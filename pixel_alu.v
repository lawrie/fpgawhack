==> flow/design.v <==
module pixel_alu(
	input				clk,
	input[45:0]			instruction,
	input[31:0] 		x_coord,
	input[31:0]			y_coord,
	input[31:0]			f_number,
	output reg[11:0] 	output_value);
	localparam OP_AND = 0;
	localparam OP_XOR = 1;
	localparam OP_OR = 2;
	localparam OP_ADD = 3;
	localparam OP_SUB = 4;
	localparam OP_MUL = 5;
	localparam OP_SHL = 6;
	localparam OP_SHR = 7;
	localparam OP_MOV = 8;
	localparam OP_EQ = 9;
	localparam OP_NEQ = 10;
	localparam OP_GT = 11;
	localparam OP_GTE = 12;
	localparam OP_LT = 13;
	localparam OP_LTE = 14;
	localparam REG_X = 4'd4;
	localparam REG_Y = 4'd5;
	localparam REG_F = 4'd6;
	localparam REG_RESULT = 4'd7;
	reg[31:0] registers[0:3];
	wire[2:0] dest = instruction[45:43];
	wire[2:0] srca = instruction[42:40];
	wire[2:0] srcb = instruction[39:37];
	wire[3:0] operation = instruction[36:33];
	wire use_const = instruction[32];
	wire[31:0] const_val = instruction[31:0];
	reg[31:0] operand1;
	reg[31:0] operand2;
	reg[31:0] result;
	wire[31:0] difference;
	wire equal;
	wire less;
	integer i;
	initial
	begin
		output_value = 0;
		for (i = 0; i < 4; i = i + 1)
			registers[i] = 0;
	end
	always @*
	begin
		casez (srca)
			3'b0??: operand1 = registers[srca[1:0]];
			REG_X:   operand1 = x_coord;
			REG_Y:   operand1 = y_coord;
			REG_F:   operand1 = f_number;
			default: operand1 = 32'dX;
		endcase
		if (use_const)
			operand2 = const_val;
		else 
		begin
			casez (srcb)
				3'b0??: operand2 = registers[srcb[1:0]];
				REG_X:   operand2 = x_coord;
				REG_Y:   operand2 = y_coord;
				REG_F:   operand2 = f_number;
				default: operand2 = 32'dX;
			endcase
		end
	end
	assign difference = operand1 - operand2;
	assign equal = difference == 0;
	assign less = difference[31];	 
	always @*
	begin
		case (operation)
			OP_AND:  result = operand1 & operand2;
			OP_XOR:  result = operand1 ^ operand2;
			OP_OR:   result = operand1 | operand2;
			OP_ADD:  result = operand1 + operand2;
			OP_SUB:  result = difference;
			OP_MUL:  result = operand1 * operand2;
			OP_SHL:  result = operand1 << operand2;
			OP_SHR:  result = operand1 >> operand2;
			OP_MOV:  result = operand2;
			OP_EQ:   result = equal;
			OP_NEQ:  result = !equal;
			OP_GT:   result = !equal && !less;
			OP_GTE:  result = !less;
			OP_LT:   result = less;
			OP_LTE:  result = less || equal;
			default: result = 32'dX;
		endcase
	end
	always @(posedge clk)
	begin
		if (!dest[2])
			registers[dest[1:0]] <= result;
		if (dest == REG_RESULT)
			output_value <= { result[23:20], result[15:12], result[7:4] };
	end
endmodule
# --- Tool chain data of pixel_alu ---
# The steps from the RTL of pixel_alu to its reports follow in flow order.
# Lines are those of the file above, counted from 1.
# Operators: Yosys type, input widths -> output width; for muxes data width and select width s.
# Cell names lack the library's common part.
design:
  top_module: "pixel_alu"
  clk_port: "clk"
  library: "sky130hd"
  corner: "tt_025C_1v80"

# --- Elaborated design ---
# Counts by Yosys on the flattened word-level netlist (proc, flatten, opt, wreduce; memories kept). Register bits leave out memories and registers merged into their read ports (data or address). Print and check cells are left out.
# Memory sizes are those after Yosys's memory passes, which may raise the word count (mostly to a power of two), join words into wider ones and drop unused or constant bits.
bits:
  register_bits: 12
  ramBits: 128
  memories: 1
  inputBits: 143
  output_inout_bits: 12
mem_list:
  columns: ["name", "size", "width", "read_ports", "write_ports", "line_no", "rtl"]
  rows:
  - ["registers", 4, 32, 2, 1, 27, "reg[31:0] registers[0:3];"]
classes:
  addsub: 2
  n_mul: 1
  eq_ne: 21
  n_shift: 2
  n_mux: 7
  logic: 5
  n_reduce_logical: 8
ops:
  columns: ["op", "n"]
  rows:
  - ["$mul 32x32->32", 1]
  - ["$pmux 32 s15", 1]
  - ["$pmux 32 s4", 2]
  - ["$mux 32", 2]
  - ["$add 32x32->32", 1]
  - ["$sub 32x32->32", 1]
  - ["$and 32x32->32", 1]
  - ["$or 32x32->32", 1]
  - ["$xor 32x32->32", 1]
  - ["$shl 32x32->32", 1]
  - ["$shr 32x32->32", 1]
  - ["$logic_not 32->1", 1]
  - ["$eq 4x4->1 const B", 7]
  - ["$eq 3x3->1 const B", 7]
  - ["$eq 4x3->1 const B", 4]
  - ["$eq 4x2->1 const B", 2]
  - ["$logic_not 1->1", 4]
  - ["$eq 4x1->1 const B", 1]
  - ["$logic_not 4->1", 1]
  - ["$not 1->1", 2]
  - ["$mux 2", 1]
  - ["$logic_and 1x1->1", 1]
  - ["$logic_or 1x1->1", 1]
  - ["$mux 1", 1]

# --- Longest topological paths ---
# Depth = most cells in a row (Yosys ltp): at word level without a register or memory, in the mapped netlist without a sequential cell, where the memories' decode and read muxes count.
depth:
  depth_word: 9
  ABC_AREA: 0
  mapped_depth: 43

# --- After synthesis ---
# The flow's flattened synthesis, as Yosys stat reports it; memories are mapped. The netlist is that of the ABC_AREA named above (0 if unset); the other value can give another one.
types:
  columns: ["cell", "n", "type_area_um2"]
  rows:
  - ["fa_1", 410, 8.21E+03]
  - ["edfxtp_1", 140, 4.2E+03]
  - ["ha_1", 218, 2.73E+03]
  - ["nor2_1", 507, 1.9E+03]
  - ["inv_1", 492, 1.85E+03]
  - ["mux2i_1", 152, 1.52E+03]
  - ["nand2_1", 383, 1.44E+03]
  - ["a21oi_1", 226, 1.13E+03]
  - ["xnor2_1", 90, 788.256]
  - ["o21ai_0", 140, 700.672]
  - ["clkbuf_1", 153, 574.301]
  - ["o221ai_1", 44, 385.37]
  - ["mux2_2", 33, 371.606]
  - ["nand2b_1", 53, 331.568]
  - ["o22ai_1", 51, 319.056]
  - ["a211oi_1", 40, 300.288]
  - ["nor3_1", 53, 265.254]
  - ["a221oi_1", 28, 245.235]
# Not listed: further types 85, cells in them 661.
mapped:
  mapped_cells: 3874
  mapped_area_um2: 32353.5
  seqArea_um2: 4204.0
  ffs: 140
  buffers: 252

# --- Worst setup path after synthesis ---
# Path of least setup slack by OpenSTA after synthesis, without wires, with an ideal clock, recovery checks aside; 20% of the period is set as input and as output delay. Where synthesis merged equal registers, the netlist keeps one of their names.
synth_timing:
  path_type: "input to register"
  start: "input instruction[37]"
  end: "memory registers[0][29]"
  period_ps: 24700
  input_delay_ps: 4940
  setup_time_ps: 271
  launch_ps: 4940
  t_arrival_ps: 13893
  setup_slack_ps: 10536
  path_delay_ps: 9224
  path_stages: 35
  n_path_buf: 9
  synth_period_reached_ps: 14164
# "path_delay_ps" = arrival - input delay + setup time.
# "path_stages": output pins that drive a net of the path, with the launching flip-flop's if there is one; two outputs of one cell count as two.
# "synth_period_reached_ps" is the clock period less the worst setup slack; recovery checks do not enter. This is arithmetic on one report: input and output delays are still those of the set period (20% each).
synth_via:
  path_cell_list: "buf_6 > buf_6 > buf_6 > buf_6 > buf_4 > mux2_2 > a21oi_1 > a31o_2 > clkbuf_1 > clkbuf_1 > clkbuf_1 > buf_1 > nor2_1 > fa_1 > inv_1 > fa_1 > fa_1 > fa_1 > inv_1 > fa_1 > inv_1 > fa_1 > inv_1 > fa_1 > fa_1 > ha_1 > and3_1 > o2111a_1 > a41oi_1 > a211oi_1 > a41o_1 > a41oi_1 > a21boi_0 > nor3_1 > o32a_1"
synth_lines:
  columns: ["item", "line_no", "rtl"]
  rows:
  - ["from (decl)", 3, "input[45:0] instruction,"]
  - ["to (decl)", 27, "reg[31:0] registers[0:3];"]
# No chain of elaborated cells between the ends is given.

# --- Timing after layout ---
# From the final timing report of record 1: the path of least setup slack in the routed layout; clock arrival at registers is part of the times.
# The path's times are printed in steps of 10 ps; the period is the one set.
layout_timing:
  path_type: "input to register"
  start: "input instruction[39]"
  end: "memory registers[0][29]"
  period_ps: 8490
  input_delay_ps: 1700
  setup_time_ps: 280
  launch_ps: 1700
  t_arrival_ps: 9610
  setup_slack_ps: -960
  path_stages: 29
  n_path_buf: 4
layout_via:
  path_cell_list: "buf_4 > buf_4 > or2_4 > o22ai_2 > nand2_2 > o211a_4 > buf_12 > buf_4 > nor2_1 > fa_1 > fa_1 > fa_1 > inv_2 > fa_1 > inv_2 > fa_1 > fa_1 > fa_1 > fa_1 > ha_4 > and3_4 > o2111a_1 > a41oi_4 > a211oi_4 > a41o_1 > a41oi_4 > a21boi_2 > nor3_2 > o32a_1"
layout_lines:
  columns: ["item", "line_no", "rtl"]
  rows:
  - ["from (decl)", 3, "input[45:0] instruction,"]
  - ["to (decl)", 27, "reg[31:0] registers[0:3];"]
# No chain of elaborated cells between the ends is given.

==> runs of pixel_alu <==
Stored flow runs of pixel_alu (2 of them; Yosys, OpenROAD, sky130hd). They differ in their settings and are not a sequence. Constraints: input delay and output delay 20% of the set period each, output load 0.01 pF.
"period_reached_ps" = clock period - worst setup slack. The figure is calculated, with input and output delays left at 20% of the set period.
"critical_path_time_ps": the worst setup path's part of the clock period (all of it between registers, 20% less for each end at a port) less its slack. A launch clock that arrives late makes it longer, a capture clock that arrives late makes it shorter.
"critical_path_time_ps" is given in steps of 10 ps.

--- record 1 ---
==> flow/run.sh <==
#!/bin/bash
# the make line also repeats the synthesis and layout settings of config.mk as NAME=value (left out here)
make -C /OpenROAD-flow-scripts/flow DESIGN_CONFIG=/design/flow/config.mk WORK_HOME=/design/flow/orfs CLKGATE_MAP_FILE= finish
==> flow/config.mk <==
export PLATFORM = sky130hd
export DESIGN_NAME = pixel_alu
export DESIGN_NICKNAME = pixel_alu
export VERILOG_FILES = /design/flow/design.v
export SDC_FILE = /design/flow/constraint.sdc
export NUM_CORES = 4
export LEC_CHECK = 0
export ABC_AREA = 0
export CAP_MARGIN = 20
export CORE_MARGIN = 2
export CORE_UTILIZATION = 24
export GPL_ROUTABILITY_DRIVEN = 1
export MAX_ROUTING_LAYER = met4
export SETUP_SLACK_MARGIN = 1.93
export SLEW_MARGIN = 10
==> flow/constraint.sdc <==
create_clock -name core_clock -period 8.49 [get_ports {clk}]
set_input_delay 1.6980 -clock core_clock [delete_from_list [all_inputs] [get_ports {clk}]]
set_output_delay 1.6980 -clock core_clock [all_outputs]
set_load 0.01 [all_outputs]

==> results, as YAML <==
results:
  final_stdcell_area_um2: 43923.4
  yosys.chip_area_um2: 32353.5
  period_reached_ps: 9451
  critical_path_time_ps: 7750
  worst_path_kind: "input to register"
  timing.setup.tns_ps: -56087
  ws_hold_ps: 1464
  worstSetupSlack_ps: -961
  layout_utilization_pct: 32.9
  die_footprint_um2: 137760.0

--- record 2 ---
==> flow/run.sh <==
#!/bin/bash
# the make line also repeats the synthesis and layout settings of config.mk as NAME=value (left out here)
make -C /OpenROAD-flow-scripts/flow DESIGN_CONFIG=/design/flow/config.mk WORK_HOME=/design/flow/orfs CLKGATE_MAP_FILE= finish
==> flow/config.mk <==
export PLATFORM = sky130hd
export DESIGN_NAME = pixel_alu
export DESIGN_NICKNAME = pixel_alu
export VERILOG_FILES = /design/flow/design.v
export SDC_FILE = /design/flow/constraint.sdc
export NUM_CORES = 4
export LEC_CHECK = 0
export ABC_AREA = 1
export CAP_MARGIN = 20
export CORE_MARGIN = 2
export CORE_UTILIZATION = 64
export CTS_CLUSTER_SIZE = 43
export MAX_ROUTING_LAYER = met5
export PLACE_DENSITY_LB_ADDON = 0.23
export SLEW_MARGIN = 30
==> flow/constraint.sdc <==
create_clock -name core_clock -period 10.0 [get_ports {clk}]
set_input_delay 2.0000 -clock core_clock [delete_from_list [all_inputs] [get_ports {clk}]]
set_output_delay 2.0000 -clock core_clock [all_outputs]
set_load 0.01 [all_outputs]

==> results, as YAML <==
results:
  final_stdcell_area_um2: 42044.1
  yosys.chip_area_um2: 34184.0
  period_reached_ps: 10324
  critical_path_time_ps: 8320
  worst_path_kind: "input to register"
  timing.setup.tns_ps: -2918
  ws_hold_ps: 1496
  worstSetupSlack_ps: -324
  layout_utilization_pct: 79.8
  die_footprint_um2: 55276.7
