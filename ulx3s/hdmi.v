==> flow/design.v <==
module HDMI_out(
  input  wire pixclk,
  input  wire pixclk_x5,
  input  wire [7:0] red, green, blue,
  input  wire vde, hSync, vSync,
  output wire [3:0] gpdi_dp, gpdi_dn
);
  wire [9:0] TMDS_red, TMDS_green, TMDS_blue;
  TMDS_encoder encode_R(.clk(pixclk), .VD(red  ), .CD(2'b00)        , .VDE(vde), .TMDS(TMDS_red));
  TMDS_encoder encode_G(.clk(pixclk), .VD(green), .CD(2'b00)        , .VDE(vde), .TMDS(TMDS_green));
  TMDS_encoder encode_B(.clk(pixclk), .VD(blue ), .CD({vSync,hSync}), .VDE(vde), .TMDS(TMDS_blue));
  reg [2:0] ctr_mod5 = 0;
  reg shift_ld = 0;
  always @(posedge pixclk_x5)
  begin
    shift_ld <= (ctr_mod5==4'd4);
    ctr_mod5 <= (ctr_mod5==4'd4) ? 4'd0 : ctr_mod5 + 4'd1;
  end
  reg [9:0] shift_R = 0, shift_G = 0, shift_B = 0, shift_C = 0;
  always @(posedge pixclk_x5)
  begin
    shift_R <= shift_ld ? TMDS_red   : shift_R[9:2];
    shift_G <= shift_ld ? TMDS_green : shift_G[9:2];
    shift_B <= shift_ld ? TMDS_blue  : shift_B[9:2];	
    shift_C <= shift_ld ? 10'h3e0    : shift_C[9:2];
  end
  ODDRX1F ddr3p( .Q(gpdi_dp[3]), .SCLK(pixclk_x5), .D0(shift_C[0]),  .D1(shift_C[1]),  .RST(0) );
  ODDRX1F ddr2p( .Q(gpdi_dp[2]), .SCLK(pixclk_x5), .D0(shift_R[0]),  .D1(shift_R[1]),  .RST(0) );
  ODDRX1F ddr1p( .Q(gpdi_dp[1]), .SCLK(pixclk_x5), .D0(shift_G[0]),  .D1(shift_G[1]),  .RST(0) );
  ODDRX1F ddr0p( .Q(gpdi_dp[0]), .SCLK(pixclk_x5), .D0(shift_B[0]),  .D1(shift_B[1]),  .RST(0) );
  ODDRX1F ddr3n( .Q(gpdi_dn[3]), .SCLK(pixclk_x5), .D0(~shift_C[0]), .D1(~shift_C[1]), .RST(0) );
  ODDRX1F ddr2n( .Q(gpdi_dn[2]), .SCLK(pixclk_x5), .D0(~shift_R[0]), .D1(~shift_R[1]), .RST(0) );
  ODDRX1F ddr1n( .Q(gpdi_dn[1]), .SCLK(pixclk_x5), .D0(~shift_G[0]), .D1(~shift_G[1]), .RST(0) );
  ODDRX1F ddr0n( .Q(gpdi_dn[0]), .SCLK(pixclk_x5), .D0(~shift_B[0]), .D1(~shift_B[1]), .RST(0) );
endmodule
module TMDS_encoder(
  input clk,        
  input [7:0] VD,   
  input [1:0] CD,   
  input VDE,        
  output reg [9:0] TMDS = 0
);
  reg  [3:0] dc_bias = 0;
  wire [3:0] ones = VD[0] + VD[1] + VD[2] + VD[3] + VD[4] + VD[5] + VD[6] + VD[7];
  wire       XNOR = (ones>4'd4) || (ones==4'd4 && VD[0]==1'b0);
  wire [8:0] dw;
  assign dw[8] = ~XNOR;
  assign dw[7] = dw[6] ^ VD[7] ^ XNOR;
  assign dw[6] = dw[5] ^ VD[6] ^ XNOR;
  assign dw[5] = dw[4] ^ VD[5] ^ XNOR;
  assign dw[4] = dw[3] ^ VD[4] ^ XNOR;
  assign dw[3] = dw[2] ^ VD[3] ^ XNOR;
  assign dw[2] = dw[1] ^ VD[2] ^ XNOR;
  assign dw[1] = dw[0] ^ VD[1] ^ XNOR;
  assign dw[0] = VD[0];
  wire [3:0] dw_disp = dw[0] + dw[1] + dw[2] + dw[3] + dw[4] + dw[5] + dw[6] + dw[7] + 4'b1100;
  wire       sign_eq = (dw_disp[3] == dc_bias[3]);
  wire [3:0] delta  = dw_disp - ({dw[8] ^ ~sign_eq} & ~(dw_disp==0 || dc_bias==0));
  wire       inv_dw = (dw_disp==0 || dc_bias==0) ? ~dw[8] : sign_eq;
  wire [3:0] dc_bias_d = inv_dw ? dc_bias - delta : dc_bias + delta;
  wire [9:0] TMDS_data = { inv_dw, dw[8], dw[7:0] ^ {8{inv_dw}} };
  wire [9:0] TMDS_code = CD[1] ? (CD[0] ? 10'b1010101011 : 10'b0101010100)
                               : (CD[0] ? 10'b0010101011 : 10'b1101010100);
  always @(posedge clk) TMDS    <= VDE ? TMDS_data : TMDS_code;
  always @(posedge clk) dc_bias <= VDE ? dc_bias_d : 0;
endmodule
# Step by step through the tools: TMDS_encoder
# Tool output for the design above, in the order of the flow.
# Line numbers count from 1 in the design file above.
# Operators: Yosys type, input widths -> output width; for muxes data width and select width s.
# A cell with n/a has no value.
# inputs
top_module	TMDS_encoder
clock	clk
library	sky130hd
lib_corner	tt_025C_1v80

# Elaborated design
# Counts by Yosys on the flattened word-level netlist (proc, flatten, opt, wreduce; memories kept). Register bits leave out memories and registers merged into their read ports (data or address); mux counts leave out enables and synchronous resets folded into registers. Print and check cells are left out.
# classes
addsub	18
compare	1
equal	2
mux	6
n_logic	21
n_reduce_logical	6
# ops
operator	count
$mux 10	4
$add 4x1->4	8
$xor 1x1->1	15
$add 3x1->4	2
$sub 4x4->4	2
$logic_not 4->1	2
$xor 8x8->8	1
$add 2x1->3	2
$add 1x1->2	2
$and 1x4->4	1
$not 1->4	1
$gt 4x3->1 const B	1
$eq 4x3->1 const B	1
$add 4x4->4	1
$add 4x4->4 const B	1
$mux 4	1
$logic_or 1x1->1	3
$not 1->1	3
$eq 1x1->1	1
$logic_and 1x1->1	1
$mux 1	1
# bits
reg_bits	14
input_bits	12
out_inout_bits	10
wordCells	56

# Depth
# Depth = most cells in a row (Yosys ltp): at word level without a register or memory, in the mapped netlist without a sequential cell, where the memories' decode and read muxes count.
# depth
word_depth	32
abc_area	0
depth_mapped	31
depth_no_buf	31

# Synthesis result
# Source: synth_stat.txt of the flow (Yosys; design flattened, memories mapped). It holds for the ABC_AREA given above (unset counts as 0); a run with the other value may have another netlist.
# Totals and module areas in this step are rounded.
# mapped
stdcells	135
synth_area_um2	1300
flip_flops	14
# types
cell	count
sky130_fd_sc_hd__dfxtp_1	14
sky130_fd_sc_hd__fa_1	10
sky130_fd_sc_hd__xnor2_1	18
sky130_fd_sc_hd__ha_1	12
sky130_fd_sc_hd__inv_1	25
sky130_fd_sc_hd__xor2_1	7
sky130_fd_sc_hd__a21oi_1	8
sky130_fd_sc_hd__xnor2_4	1
sky130_fd_sc_hd__nor2_1	7
sky130_fd_sc_hd__o21ai_0	5
sky130_fd_sc_hd__xnor3_2	1
sky130_fd_sc_hd__xnor3_1	1
sky130_fd_sc_hd__o22ai_4	1
sky130_fd_sc_hd__nand2_1	5
sky130_fd_sc_hd__xnor2_2	1
sky130_fd_sc_hd__nor3b_1	2
sky130_fd_sc_hd__o221ai_2	1
sky130_fd_sc_hd__or2_2	2
# Other cell types: 13; their cells: 14.

# Timing after synthesis
# Source: OpenSTA report_checks on the synthesized netlist (no wires, ideal clock, input and output delay 20% of the period each), path of least setup slack; recovery checks are left aside. Register names are those of the netlist, which keeps one name where synthesis merged equal registers.
# synth_path
path_kind	input -> register
from	in VD[0]
to	reg dc_bias[3]
clock_period_ns	14.8
setup_ns	0.080
launch_ns	2.960
t_arrival_ns	10.636
required_time_ns	14.720
path_slack_ns	4.085
delay_ns	7.756
driving_pins	30
n_path_buf	0
period_less_setup_slack_ns	10.715
# "delay_ns" is the arrival time less input delay plus setup time.
# "driving_pins": output pins that drive a net of the path, with the launching flip-flop's if there is one; two outputs of one cell count as two.
# "period_less_setup_slack_ns" = period - worst setup slack (recovery checks aside). The figure is calculated, with input and output delays left at 20% of the set period.
# The rows between start and end are the longest chain of elaborated cells between them; the timing report does not say that the signal goes this way. Where chains are equally long, one stands for them.
# A line is the first line of the expression or statement that the cell stems from. Yosys adds cells for indexed reads and writes and turns some case tables into memories.
# synth_between
path_cell_list	sky130_fd_sc_hd__inv_1 sky130_fd_sc_hd__fa_1 sky130_fd_sc_hd__fa_1 sky130_fd_sc_hd__fa_1 sky130_fd_sc_hd__inv_1 sky130_fd_sc_hd__ha_1 sky130_fd_sc_hd__fa_1 sky130_fd_sc_hd__nor3b_1 sky130_fd_sc_hd__o22ai_4 sky130_fd_sc_hd__xnor2_1 sky130_fd_sc_hd__fa_1 sky130_fd_sc_hd__fa_1 sky130_fd_sc_hd__inv_1 sky130_fd_sc_hd__fa_1 sky130_fd_sc_hd__ha_1 sky130_fd_sc_hd__fa_1 sky130_fd_sc_hd__xnor2_1 sky130_fd_sc_hd__or3_1 sky130_fd_sc_hd__nand2_1 sky130_fd_sc_hd__mux2_2 sky130_fd_sc_hd__nor2_1 sky130_fd_sc_hd__ha_1 sky130_fd_sc_hd__ha_1 sky130_fd_sc_hd__xor2_1 sky130_fd_sc_hd__ha_1 sky130_fd_sc_hd__a21o_1 sky130_fd_sc_hd__a21oi_1 sky130_fd_sc_hd__xnor3_1 sky130_fd_sc_hd__nand3_1 sky130_fd_sc_hd__nor3b_1
elab_chain_len	32
# synth_lines
item	line	text
from (decl)	38	input [7:0] VD,
$add 1x1->2	44	wire [3:0] ones = VD[0] + VD[1] + VD[2] + VD[3] + VD[4] + VD[5] + VD[6] + VD[7];
$add 2x1->3	44
$add 3x1->4	44
$add 4x1->4 x4	44
$eq 4x3->1	45	wire       XNOR = (ones>4'd4) || (ones==4'd4 && VD[0]==1'b0);
$logic_and 1x1->1	45
$logic_or 1x1->1	45
(+15 left out)	n/a
$eq 1x1->1	57	wire       sign_eq = (dw_disp[3] == dc_bias[3]);
$not 1->1	58	wire [3:0] delta  = dw_disp - ({dw[8] ^ ~sign_eq} & ~(dw_disp==0 || dc_bias==0));
$xor 1x1->1	58
$and 1x4->4	58
$sub 4x4->4	58
$add 4x4->4	60	wire [3:0] dc_bias_d = inv_dw ? dc_bias - delta : dc_bias + delta;
$mux 4	60
to (assign)	65	always @(posedge clk) dc_bias <= VDE ? dc_bias_d : 0;
to (decl)	43	reg  [3:0] dc_bias = 0;

# Path in the finished layout
# From the final timing report of flow run 1: the path of least setup slack in the routed layout; clock arrival at registers is part of the times.
# layout_path
path_kind	input -> register
from	in VD[6]
to	reg dc_bias[3]
clock_period_ns	6.54
setup_ns	0.07
launch_ns	1.31
t_arrival_ns	9.52
required_time_ns	6.74
path_slack_ns	-2.78
driving_pins	31
n_path_buf	1
# The rows between start and end are the longest chain of elaborated cells between them; the timing report does not say that the signal goes this way. Where chains are equally long, one stands for them.
# layout_between
path_cell_list	sky130_fd_sc_hd__clkdlybuf4s50_1 sky130_fd_sc_hd__inv_1 sky130_fd_sc_hd__fa_1 sky130_fd_sc_hd__fa_1 sky130_fd_sc_hd__inv_2 sky130_fd_sc_hd__ha_4 sky130_fd_sc_hd__fa_2 sky130_fd_sc_hd__nor3b_4 sky130_fd_sc_hd__o22ai_4 sky130_fd_sc_hd__xnor2_2 sky130_fd_sc_hd__fa_1 sky130_fd_sc_hd__fa_1 sky130_fd_sc_hd__inv_2 sky130_fd_sc_hd__fa_2 sky130_fd_sc_hd__ha_4 sky130_fd_sc_hd__fa_2 sky130_fd_sc_hd__xnor2_2 sky130_fd_sc_hd__or3_4 sky130_fd_sc_hd__nand2_4 sky130_fd_sc_hd__mux2_4 sky130_fd_sc_hd__nor2_4 sky130_fd_sc_hd__ha_4 sky130_fd_sc_hd__inv_2 sky130_fd_sc_hd__and2_4 sky130_fd_sc_hd__xor2_1 sky130_fd_sc_hd__ha_1 sky130_fd_sc_hd__a21o_1 sky130_fd_sc_hd__a21oi_4 sky130_fd_sc_hd__xnor3_2 sky130_fd_sc_hd__nand3_2 sky130_fd_sc_hd__nor3b_4
elab_chain_len	27
# layout_lines
item	line	text
from (decl)	38	input [7:0] VD,
$add 4x1->4 x2	44	wire [3:0] ones = VD[0] + VD[1] + VD[2] + VD[3] + VD[4] + VD[5] + VD[6] + VD[7];
$eq 4x3->1	45	wire       XNOR = (ones>4'd4) || (ones==4'd4 && VD[0]==1'b0);
$logic_and 1x1->1	45
$logic_or 1x1->1	45
$xor 1x1->1	54	assign dw[1] = dw[0] ^ VD[1] ^ XNOR;
$xor 1x1->1 x2	53	assign dw[2] = dw[1] ^ VD[2] ^ XNOR;
$xor 1x1->1 x2	52	assign dw[3] = dw[2] ^ VD[3] ^ XNOR;
(+10 left out)	n/a
$eq 1x1->1	57	wire       sign_eq = (dw_disp[3] == dc_bias[3]);
$not 1->1	58	wire [3:0] delta  = dw_disp - ({dw[8] ^ ~sign_eq} & ~(dw_disp==0 || dc_bias==0));
$xor 1x1->1	58
$and 1x4->4	58
$sub 4x4->4	58
$add 4x4->4	60	wire [3:0] dc_bias_d = inv_dw ? dc_bias - delta : dc_bias + delta;
$mux 4	60
to (assign)	65	always @(posedge clk) dc_bias <= VDE ? dc_bias_d : 0;
to (decl)	43	reg  [3:0] dc_bias = 0;

Memo
Re: implementation data of TMDS_encoder

TMDS_encoder through Yosys and OpenROAD on sky130hd: 2 stored runs, unordered, with their settings and measured results. The constraints put input and output delay at 20% of the set period each and load the outputs with 0.01 pF.
"period_less_ws_ns": clock period set for the run, less the worst setup slack. It is reckoned from that one timing run; input and output delays stay at 20% of the period that was set.
By "worstPathTime_ns" is meant the share of the clock period that the worst setup path is allowed (20% is reserved at inputs, 20% at outputs), minus its slack. Clock arrival times at its registers enter into it.
Values from the reports are rounded here.

Flow run 1, flow files:
==> flow/run.sh <==
#!/bin/bash
# the make line also repeats the synthesis and layout settings of config.mk as NAME=value (left out here)
make -C /OpenROAD-flow-scripts/flow DESIGN_CONFIG=/design/flow/config.mk WORK_HOME=/design/flow/orfs CLKGATE_MAP_FILE= finish
==> flow/config.mk <==
export PLATFORM = sky130hd
export DESIGN_NAME = TMDS_encoder
export DESIGN_NICKNAME = TMDS_encoder
export VERILOG_FILES = /design/flow/design.v
export SDC_FILE = /design/flow/constraint.sdc
export NUM_CORES = 4
export LEC_CHECK = 0
export CAP_MARGIN = 20
export CELL_PAD_IN_SITES_DETAIL_PLACEMENT = 1
export CORE_ASPECT_RATIO = 0.71
export CORE_MARGIN = 2
export CORE_UTILIZATION = 35
export GPL_ROUTABILITY_DRIVEN = 1
export MAX_ROUTING_LAYER = met4
export MIN_ROUTING_LAYER = met2
export PLACE_DENSITY_LB_ADDON = 0.29
export SETUP_SLACK_MARGIN = 1.02
export SLEW_MARGIN = 20
==> flow/constraint.sdc <==
create_clock -name core_clock -period 6.54 [get_ports {clk}]
set_input_delay 1.3080 -clock core_clock [delete_from_list [all_inputs] [get_ports {clk}]]
set_output_delay 1.3080 -clock core_clock [all_outputs]
set_load 0.01 [all_outputs]

==> results of flow run 1, as CSV <==
result,value
synthesis_area_um2,1300
die_area_um2,4230
final_cell_area_um2,2380
utilization_pct,67.8
worstSetupSlack_ns,-2.78
setup_tns_ns,-25.8
holdWs_ns,0.640
period_less_ws_ns,9.319
worstPathTime_ns,8.01
path_kind,"input -> register"

Flow run 2, flow files:
==> flow/run.sh <==
#!/bin/bash
# the make line also repeats the synthesis and layout settings of config.mk as NAME=value (left out here)
make -C /OpenROAD-flow-scripts/flow DESIGN_CONFIG=/design/flow/config.mk WORK_HOME=/design/flow/orfs CLKGATE_MAP_FILE= finish
==> flow/config.mk <==
export PLATFORM = sky130hd
export DESIGN_NAME = TMDS_encoder
export DESIGN_NICKNAME = TMDS_encoder
export VERILOG_FILES = /design/flow/design.v
export SDC_FILE = /design/flow/constraint.sdc
export NUM_CORES = 4
export LEC_CHECK = 0
export ABC_AREA = 0
export CAP_MARGIN = 20
export CELL_PAD_IN_SITES_GLOBAL_PLACEMENT = 1
export CORE_ASPECT_RATIO = 1.16
export CORE_MARGIN = 2
export CORE_UTILIZATION = 15
export GPL_ROUTABILITY_DRIVEN = 1
export HOLD_SLACK_MARGIN = 0.12
export PLACE_DENSITY_LB_ADDON = 0.09
export SLEW_MARGIN = 20
==> flow/constraint.sdc <==
create_clock -name core_clock -period 8.68 [get_ports {clk}]
set_input_delay 1.7360 -clock core_clock [delete_from_list [all_inputs] [get_ports {clk}]]
set_output_delay 1.7360 -clock core_clock [all_outputs]
set_load 0.01 [all_outputs]

==> results of flow run 2, as CSV <==
result,value
synthesis_area_um2,1300
die_area_um2,9440
final_cell_area_um2,2320
utilization_pct,27.5
worstSetupSlack_ns,-0.272
setup_tns_ns,-0.344
holdWs_ns,0.599
period_less_ws_ns,8.952
worstPathTime_ns,7.22
path_kind,"input -> register"
