==> flow/design.v <==
module pixel_fifo
	#(parameter NUM_PIXELS = 16,
	parameter PIXEL_WIDTH = 16,
	parameter VALUE_IN_WIDTH = NUM_PIXELS * PIXEL_WIDTH)
	(input clk,
	input reset,
	output reg almost_empty,
	output reg empty,
	input enqueue,
	input[VALUE_IN_WIDTH - 1:0] value_in,
	input dequeue,
	output[PIXEL_WIDTH - 1:0] value_out);
	localparam COUNT_WIDTH = $clog2(NUM_PIXELS) + 1;
	reg[PIXEL_WIDTH - 1:0] data[0:NUM_PIXELS - 1];
	reg[COUNT_WIDTH - 1:0] element_count;
	assign value_out = data[0];
	integer i;
	initial
	begin
		empty = 1;
		almost_empty = 1;
		element_count = 0;
		for (i = 0; i < NUM_PIXELS; i = i + 1)
			data[i] = 0;
	end
	always @(posedge clk, posedge reset)
	begin
		if (reset)
		begin
			element_count <= 0;
			almost_empty <= 0;
			empty <= 1;
			for (i = 0; i < NUM_PIXELS; i = i + 1)
				data[i] = 0;
		end
		else if (enqueue)
		begin
			element_count <= NUM_PIXELS;
			almost_empty <= 0;
			empty <= 0;
			for (i = 0; i < NUM_PIXELS; i = i + 1)
				data[i] <= value_in >> (i * PIXEL_WIDTH);
		end
		else if (dequeue)
		begin
			if (element_count == 1)
			begin
				empty <= 1;
				almost_empty <= 0;
			end
			else if (element_count == 2)
				almost_empty <= 1;
			if (element_count != 0)
				element_count <= element_count - 1;
			for (i = 0; i < NUM_PIXELS - 1; i = i + 1)
				data[i] <= data[i + 1];
		end
	end
endmodule
# Tool chain data of pixel_fifo
# The steps from the RTL of pixel_fifo to its reports follow in flow order.
# Lines are those of the file above, counted from 1.
# Library cell names are shortened.
# A cell with - has no value.
# setup
top_module,pixel_fifo
clock_port,clk
cell_library,sky130hd
pvt_corner,tt_025C_1v80

# Word-level counts
# Counts by Yosys on the flattened word-level netlist (proc, flatten, opt, wreduce). Print and check cells are left out. Cells with the same type and inputs are merged into one.
# word_totals
ff_bits,263
inputBits,260
output_inout_bits,18
# classes
reduce_and_logical,8
addsub,1
n_eq,2
n_mux,40
# ops
op,count
16-bit two-way mux,30
5-bit two-way mux,3
1-bit two-way mux,7
2-bit AND reduction,3
2-bit nonzero test,3
5-bit by 1-bit subtractor with 5-bit output with constant B,1
5-bit by 1-bit equality test with 1-bit output with constant B,1
5-bit by 2-bit equality test with 1-bit output with constant B,1
5-bit nonzero test,1
3-bit nonzero test,1

# Longest topological paths
# Yosys ltp: most cells in a row. Word level: on the elaborated netlist, between registers, memories and ports. Mapped: between sequential cells and ports; inverters and the memories' decode and read muxes count.
# logic_depth
depth_word,5
abc_area,0
depth_mapped,5
depth_no_buf,5

# Netlist
# Yosys stat after the flow's synthesis: flattened, memories mapped to cells. It holds for the ABC_AREA given above (unset counts as 0); a run with the other value may have another netlist.
# The area totals of this step are shown rounded.
# synth_totals
mapped_cells,1112
ff_cells,263
area_mm2,0.012
buf_cells,84
# by_type
cell,count,type_area_um2
dfrtp_1,262,6.56E+03
mux2i_1,240,2.4E+03
o21ai_0,240,1.2E+03
nand2_1,242,908.371
buf_8,24,360.346
mux2_2,18,202.694
clkbuf_1,47,176.419
buf_12,3,60.058
ha_1,3,37.536
dfstp_2,1,26.275
buf_2,5,25.024
buf_4,3,22.522
buf_6,2,22.522
nor2_1,6,22.522
nor3_4,1,16.266
a31oi_1,2,12.512
nand2b_1,2,12.512
a21boi_2,1,11.261
# Other cell types: 7; their cells: 10.

# Path before layout
# Source: OpenSTA report_checks on the synthesized netlist (no wires, ideal clock, input and output delay 20% of the period each), path of least setup slack; recovery checks are left aside. Register names are those of the netlist, which keeps one name where synthesis merged equal registers.
# synth_path
path_type,reg-to-reg
start,register element_count[0]
end,register element_count[0]
setup_ns,0.125
tclk_ns,1.49
t_first_pin_ns,0.000
stages,5
t_required_ns,1.365
path_delay_ns,1.286
arrival_ns,1.161
n_path_buf,0
setup_slack_ns,0.204
period_less_setup_slack_ns,1.286
# "path_delay_ns" = arrival - input delay + setup time.
# "stages" counts driving pins, that of a launching flip-flop among them; a cell with two outputs on the path counts twice.
# "period_less_setup_slack_ns" is the clock period less the worst setup slack; recovery checks do not enter. This is arithmetic on one report: input and output delays are still those of the set period (20% each).
# The rows between start and end are the longest chain of elaborated cells between them; the timing report does not say that the signal goes this way. Where chains are equally long, one stands for them.
# A line is the first line of the expression or statement that the cell stems from. Yosys adds cells for indexed reads and writes and turns some case tables into memories.
# At most two assigning lines are given for a register; there are more.
# synth_via
cell_sequence,dfrtp_1 -> inv_1 -> ha_1 -> a21boi_2 -> mux2_2
elab_chain_cells,4
cells_between,7
lines_between,4
cone_classes,1 x add/sub; 3 x mux; 3 x reduce/logical
# synth_lines
item,line_no,source
from (decl),15,reg[COUNT_WIDTH - 1:0] element_count;
from (assign),30,element_count <= 0;
from (assign),54,element_count <= element_count - 1;
5-bit by 1-bit subtractor with 5-bit output,54,
5-bit two-way mux,53,if (element_count != 0)
5-bit two-way mux,44,else if (dequeue)
5-bit two-way mux,36,else if (enqueue)
to (assign),38,element_count <= NUM_PIXELS;
to (assign),54,
to (decl),15,

# Timing after layout
# Path of least setup slack in the final report of run A (OpenROAD, finished layout, wires in). Where an end is a register, its clock arrival counts in the times.
# layout_path
path_type,reg-to-output
start,register empty
end,output empty
t_first_pin_ns,0.52
setup_slack_ns,0.40
t_required_ns,1.98
tclk_ns,2.48
arrival_ns,1.58
n_path_buf,1
stages,2
# At most two assigning lines are given for a register; there are more.
# layout_via
cell_sequence,dfstp_2 -> clkdlybuf4s50_1
elab_chain_cells,0
cells_between,0
lines_between,0
# layout_lines
item,line_no,source
from (decl),8,"output reg empty,"
from (assign),32,empty <= 1;
from (assign),40,empty <= 0;
to (decl),8,

# Stored flow runs of pixel_fifo (2 of them; Yosys, OpenROAD, sky130hd). They differ in their settings and are not a sequence. Constraints: input delay and output delay 20% of the set period each, output load 0.01 pF.
# "achieved_period_ns": clock period set for the run, less the worst setup slack. It is reckoned from that one timing run; input and output delays stay at 20% of the period that was set.
# "critical_path_time_ns" means the part of the period allowed to the worst setup path (the constraints hold back 20% at inputs and 20% at outputs) less its slack; where the path has registers, the arrival times of their clocks count too.
# "power.total_uw" is the tool's figure for a default switching activity; nothing was simulated.
# Measured values are rounded.
# A setting shown as . is not set for that run.
# Results: . = not shown.
setting or result,run A,run B
period_ns,2.48,2.84
CORE_UTILIZATION,55,68
PLACE_DENSITY_LB_ADDON,0.09,.
CORE_ASPECT_RATIO,1.33,.
CELL_PAD_IN_SITES_DETAIL_PLACEMENT,0,.
ABC_AREA,0,1
CTS_CLUSTER_SIZE,76,.
SLEW_MARGIN,5,20
MIN_ROUTING_LAYER,met2,.
CAP_MARGIN,20,20
CORE_MARGIN,2,4
SETUP_SLACK_MARGIN,.,0.07
CELL_PAD_IN_SITES_GLOBAL_PLACEMENT,.,2
TNS_END_PERCENT,.,35
GPL_ROUTABILITY_DRIVEN,.,1
MAX_ROUTING_LAYER,.,met5
yosys_chip_area_mm2,0.012,.
design.die.area_mm2,0.023,.
finalCellArea_mm2,0.016,.
worstSetupSlack_ns,0.40,.
final_setup_tns_ns,0.000,.
power.total_uw,10000,.
achieved_period_ns,2.076,.
critical_path_time_ns,1.58,.
critical_path_type,reg-to-output,.
# Run B: incomplete, placement halted on GPL-0301
